==> flow/design.v <==
`timescale 1ns / 1ps
module SB64(
    input clk,
    input rst,
    input start,
    input [63:0] x_in,
    input [7:0] rc,
    output [63:0] x_out,
    output reg valid = 0
    );
    reg [2:0] round = 0;
    reg [31:0] xi = 0, xj = 0;
    reg hold = 1;
    wire [31:0] rc_round, x0, x1;
    assign rc_round = {31'hFFFF_FFFF, rc[round]};
    assign x0 = x_in[31:0];
    assign x1 = x_in[63:32];
    assign x_out = {xj, xi};
    always @(posedge clk) begin
        valid <= 0;
        if (rst) begin
            round <= 0;
            hold <= 1;
        end else begin
            if (hold) begin
                if (start) begin
                    xi <= x0;
                    xj <= x1;
                    hold <= 0;
                end
            end else begin
                if (round[0]) begin
                    xj <= ({xi[26:0], xi[31:27]} & xi) ^ {xi[30:0], xi[31]} ^ xj ^ rc_round;
                end else begin
                    xi <= ({xj[26:0], xj[31:27]} & xj) ^ {xj[30:0], xj[31]} ^ xi ^ rc_round;
                end
                round <= round + 1;
                if (round == 7) begin
                    valid <= 1'b1; 
                    hold <= 1;
                end
            end
        end
    end
endmodule
* Step by step through the tools: SB64
Tool output for the design above, in the order of the flow. Line numbers count from 1 in the design file above. Operators carry their Yosys type and port widths (W data, S select, Z words). Library cell names are shortened. A cell with -- has no value.
Inputs: design top SB64, clock input clk, library sky130hd, library corner tt_025C_1v80

* After elaboration
Yosys after proc, flatten, opt, wreduce and memory -nomap, before mapping. Memory bits, and registers merged into a memory's read port (data or address), are not among the register bits. Print and check cells are not counted. Equal cells are merged and count once.
Operators by class: reductions and logical operators 4, add/sub/neg operators 1, shift operators 1, multiplexer cells 9, eq/ne operators 3, bitwise operators 9
Operator list (number):
- $xor A32 B32 Y32 | 6
- $mux W32 | 6
- $and A32 B32 Y32 | 2
- $shiftx A8 B3 Y1 | 1
- $reduce_and A3 Y1 | 2
- $add A3 B1 Y3 const B | 1
- $eq A3 B3 Y1 const B | 1
- $mux W1 | 3
- $ne A2 B1 Y1 const B | 1
- $ne A2 B2 Y1 const B | 1
- $reduce_bool A2 Y1 | 1
- $reduce_or A2 Y1 | 1
- $not A1 Y1 | 1
Word-level totals: output and inout bits 65, register bits after elaboration 69

* Longest topological paths
Yosys ltp: most cells in a row. Word level: on the elaborated netlist, between registers, memories and ports. Mapped: between sequential cells and ports; inverters and the memories' decode and read muxes count.
Logic depth: depth in word-level cells 6, ABC_AREA 0, mapped depth 4, depth with buffers taken out 4

* Netlist
Source: synth_stat.txt of the flow (Yosys; design flattened, memories mapped). It holds for the ABC_AREA given above (unset counts as 0); a run with the other value may have another netlist.
Mapped netlist: mapped area 4324.1 um^2, standard cells after synthesis 356, mapped flip-flops 69
Cell types:
- edfxtp_1 | number 64, area in all 1.92E+03 um^2
- xnor2_1 | number 130, area in all 1.14E+03 um^2
- mux2_2 | number 62, area in all 698.17 um^2
- nand2_1 | number 68, area in all 255.245 um^2
- dfxtp_1 | number 5, area in all 100.096 um^2
- mux4_1 | number 2, area in all 52.55 um^2
- ha_1 | number 2, area in all 25.024 um^2
- mux2i_1 | number 2, area in all 20.019 um^2
- a21oi_1 | number 3, area in all 15.014 um^2
- buf_2 | number 3, area in all 15.014 um^2
- mux2i_2 | number 1, area in all 13.763 um^2
- clkbuf_1 | number 3, area in all 11.261 um^2
- o21ai_1 | number 2, area in all 10.01 um^2
- buf_1 | number 2, area in all 7.507 um^2
- nor2_1 | number 2, area in all 7.507 um^2
- nor3b_1 | number 1, area in all 7.507 um^2
- or2b_1 | number 1, area in all 7.507 um^2
- nand2b_1 | number 1, area in all 6.256 um^2
Other cell types: 2; their cells: 2.

* Path before layout
Path of least setup slack by OpenSTA after synthesis, without wires, with an ideal clock, recovery checks aside; 20% of the period is set as input and as output delay. Where synthesis merged equal registers, the netlist keeps one of their names.
Timing after synthesis: path kind reg-to-reg, start point reg hold, end point reg xi[0], delay of the path 2814 ps, path slack -45 ps, setup time 432 ps, path buffers 1, clock period 2770 ps, arrival 2382 ps, stages on the path 4, synthesis period reached 2815 ps
"delay of the path" is the arrival time less input delay plus setup time. "stages on the path" counts driving pins, that of a launching flip-flop among them; a cell with two outputs on the path counts twice. "synthesis period reached" is the clock period less the worst setup slack; recovery checks do not enter. This is arithmetic on one report: input and output delays are still those of the set period (20% each). Between the ends stands the longest chain of elaborated cells between them, by number of cells; it is not shown to be the way that was timed. Of several equally long chains one is given. Each line given opens the expression or statement behind the cell; cells for indexed reads and writes are added by Yosys, which also makes memories of some case tables. At most two assigning lines are given for a register; there are more. Only ways into the end's enable, where the timed path ends, are counted here.
On the way, after synthesis: cell sequence dfxtp_1 -> clkbuf_1 -> or2_2 -> a21oi_1, cells in the longest elaborated chain 2, elaborated cells on any way between the ends 3, source lines of those cells 0, those cells by class 2 x eq/ne; 1 x reduce/logical
Ends and longest elaborated chain, after synthesis:
- start: declaration | line 13 | reg hold = 1;
- start: assignment | line 23 | hold <= 1;
- start: assignment | line 29 | hold <= 0;
- $ne A2 B2 Y1
- $reduce_and A3 Y1
- end: assignment | line 27 | xi <= x0;
- end: assignment | line 35 | xi <= ({xj[26:0], xj[31:27]} & xj) ^ {xj[30:0], xj[31]} ^ xi ^ rc_round;
- end: declaration | line 12 | reg [31:0] xi = 0, xj = 0;

* Worst path after layout
From the final timing report of run A: the path of least setup slack in the routed layout; clock arrival at registers is part of the times. The report prints the path's times to 10 ps; the period is as set.
Timing post-layout: path kind reg-to-reg, start point reg hold, end point reg xj[15], path slack 1230 ps, setup time 360 ps, arrival 2120 ps, clock period 3380 ps, path buffers 1, stages on the path 4
Between the ends stands the longest chain of elaborated cells between them, by number of cells; it is not shown to be the way that was timed. Of several equally long chains one is given. At most two assigning lines are given for a register; there are more. Only ways into the end's enable, where the timed path ends, are counted here.
On the way, post-layout: cell sequence dfxtp_2 -> nand2_1 -> a21oi_4 -> buf_4, cells in the longest elaborated chain 2, elaborated cells on any way between the ends 3, source lines of those cells 0, those cells by class 1 x eq/ne; 2 x reduce/logical
Ends and longest elaborated chain, post-layout:
- start: declaration | line 13 | reg hold = 1;
- start: assignment | line 23 | hold <= 1;
- start: assignment | line 29 | hold <= 0;
- $reduce_bool A2 Y1
- $reduce_and A3 Y1
- end: assignment | line 28 | xj <= x1;
- end: assignment | line 33 | xj <= ({xi[26:0], xi[31:27]} & xi) ^ {xi[30:0], xi[31]} ^ xj ^ rc_round;
- end: declaration | line 12 | reg [31:0] xi = 0, xj = 0;

==> results <==
Record of 2 stored runs of the RTL-to-layout flow on SB64, platform sky130hd. The runs are unordered. Constraints: input delay and output delay 20% of the set period each, output load 0.01 pF.
"period reached" is the run's clock period less its worst setup slack. It is reckoned from that one timing run; input and output delays stay at 20% of the period that was set.
By "time on the worst setup path" is meant the share of the clock period that the worst setup path is allowed (20% is reserved at inputs, 20% at outputs), minus its slack. Clock arrival times at its registers enter into it.
"power consumption" is the tool's figure for a default switching activity; nothing was simulated.
"time on the worst setup path" is known to 10 ps.

[run A] flow files
==> flow/run.sh <==
#!/bin/bash
# the make line also repeats the synthesis and layout settings of config.mk as NAME=value (left out here)
make -C /OpenROAD-flow-scripts/flow DESIGN_CONFIG=/design/flow/config.mk WORK_HOME=/design/flow/orfs CLKGATE_MAP_FILE= finish
==> flow/config.mk <==
export PLATFORM = sky130hd
export DESIGN_NAME = SB64
export DESIGN_NICKNAME = SB64
export VERILOG_FILES = /design/flow/design.v
export SDC_FILE = /design/flow/constraint.sdc
export NUM_CORES = 4
export LEC_CHECK = 0
export CAP_MARGIN = 20
export CORE_MARGIN = 2
export CORE_UTILIZATION = 40
export SLEW_MARGIN = 20
==> flow/constraint.sdc <==
create_clock -name core_clock -period 3.38 [get_ports {clk}]
set_input_delay 0.6760 -clock core_clock [delete_from_list [all_inputs] [get_ports {clk}]]
set_output_delay 0.6760 -clock core_clock [all_outputs]
set_load 0.01 [all_outputs]

[run A] result: power consumption 2.557 mW; post-route worst hold slack 557 ps; setup slack of the worst path 1,231 ps; period reached 2,149 ps; std-cell area (final layout) 6,103.4 um^2; time on the worst setup path 2,150 ps; worst path kind reg-to-reg; post-route setup TNS 0 ps; area of the synthesized netlist 4,324.1 um^2; die size 11,657.5 um^2

[run B] flow files
==> flow/run.sh <==
#!/bin/bash
# the make line also repeats the synthesis and layout settings of config.mk as NAME=value (left out here)
make -C /OpenROAD-flow-scripts/flow DESIGN_CONFIG=/design/flow/config.mk WORK_HOME=/design/flow/orfs CLKGATE_MAP_FILE= finish
==> flow/config.mk <==
export PLATFORM = sky130hd
export DESIGN_NAME = SB64
export DESIGN_NICKNAME = SB64
export VERILOG_FILES = /design/flow/design.v
export SDC_FILE = /design/flow/constraint.sdc
export NUM_CORES = 4
export LEC_CHECK = 0
export ABC_AREA = 1
export CAP_MARGIN = 20
export CELL_PAD_IN_SITES_DETAIL_PLACEMENT = 0
export CELL_PAD_IN_SITES_GLOBAL_PLACEMENT = 1
export CORE_MARGIN = 7
export CORE_UTILIZATION = 41
export CTS_CLUSTER_DIAMETER = 82
export GPL_TIMING_DRIVEN = 0
export MIN_ROUTING_LAYER = met2
export PLACE_DENSITY_LB_ADDON = 0.11
export SLEW_MARGIN = 20
==> flow/constraint.sdc <==
create_clock -name core_clock -period 6.0 [get_ports {clk}]
set_input_delay 1.2000 -clock core_clock [delete_from_list [all_inputs] [get_ports {clk}]]
set_output_delay 1.2000 -clock core_clock [all_outputs]
set_load 0.01 [all_outputs]

[run B] result: time on the worst setup path 1,550 ps; worst path kind reg-to-output; std-cell area (final layout) 6,147.1 um^2; post-route worst hold slack 548 ps; period reached 2,754 ps; die size 13,559.4 um^2; area of the synthesized netlist 4,302.9 um^2; power consumption 1.427 mW; post-route setup TNS 0 ps; setup slack of the worst path 3,246 ps
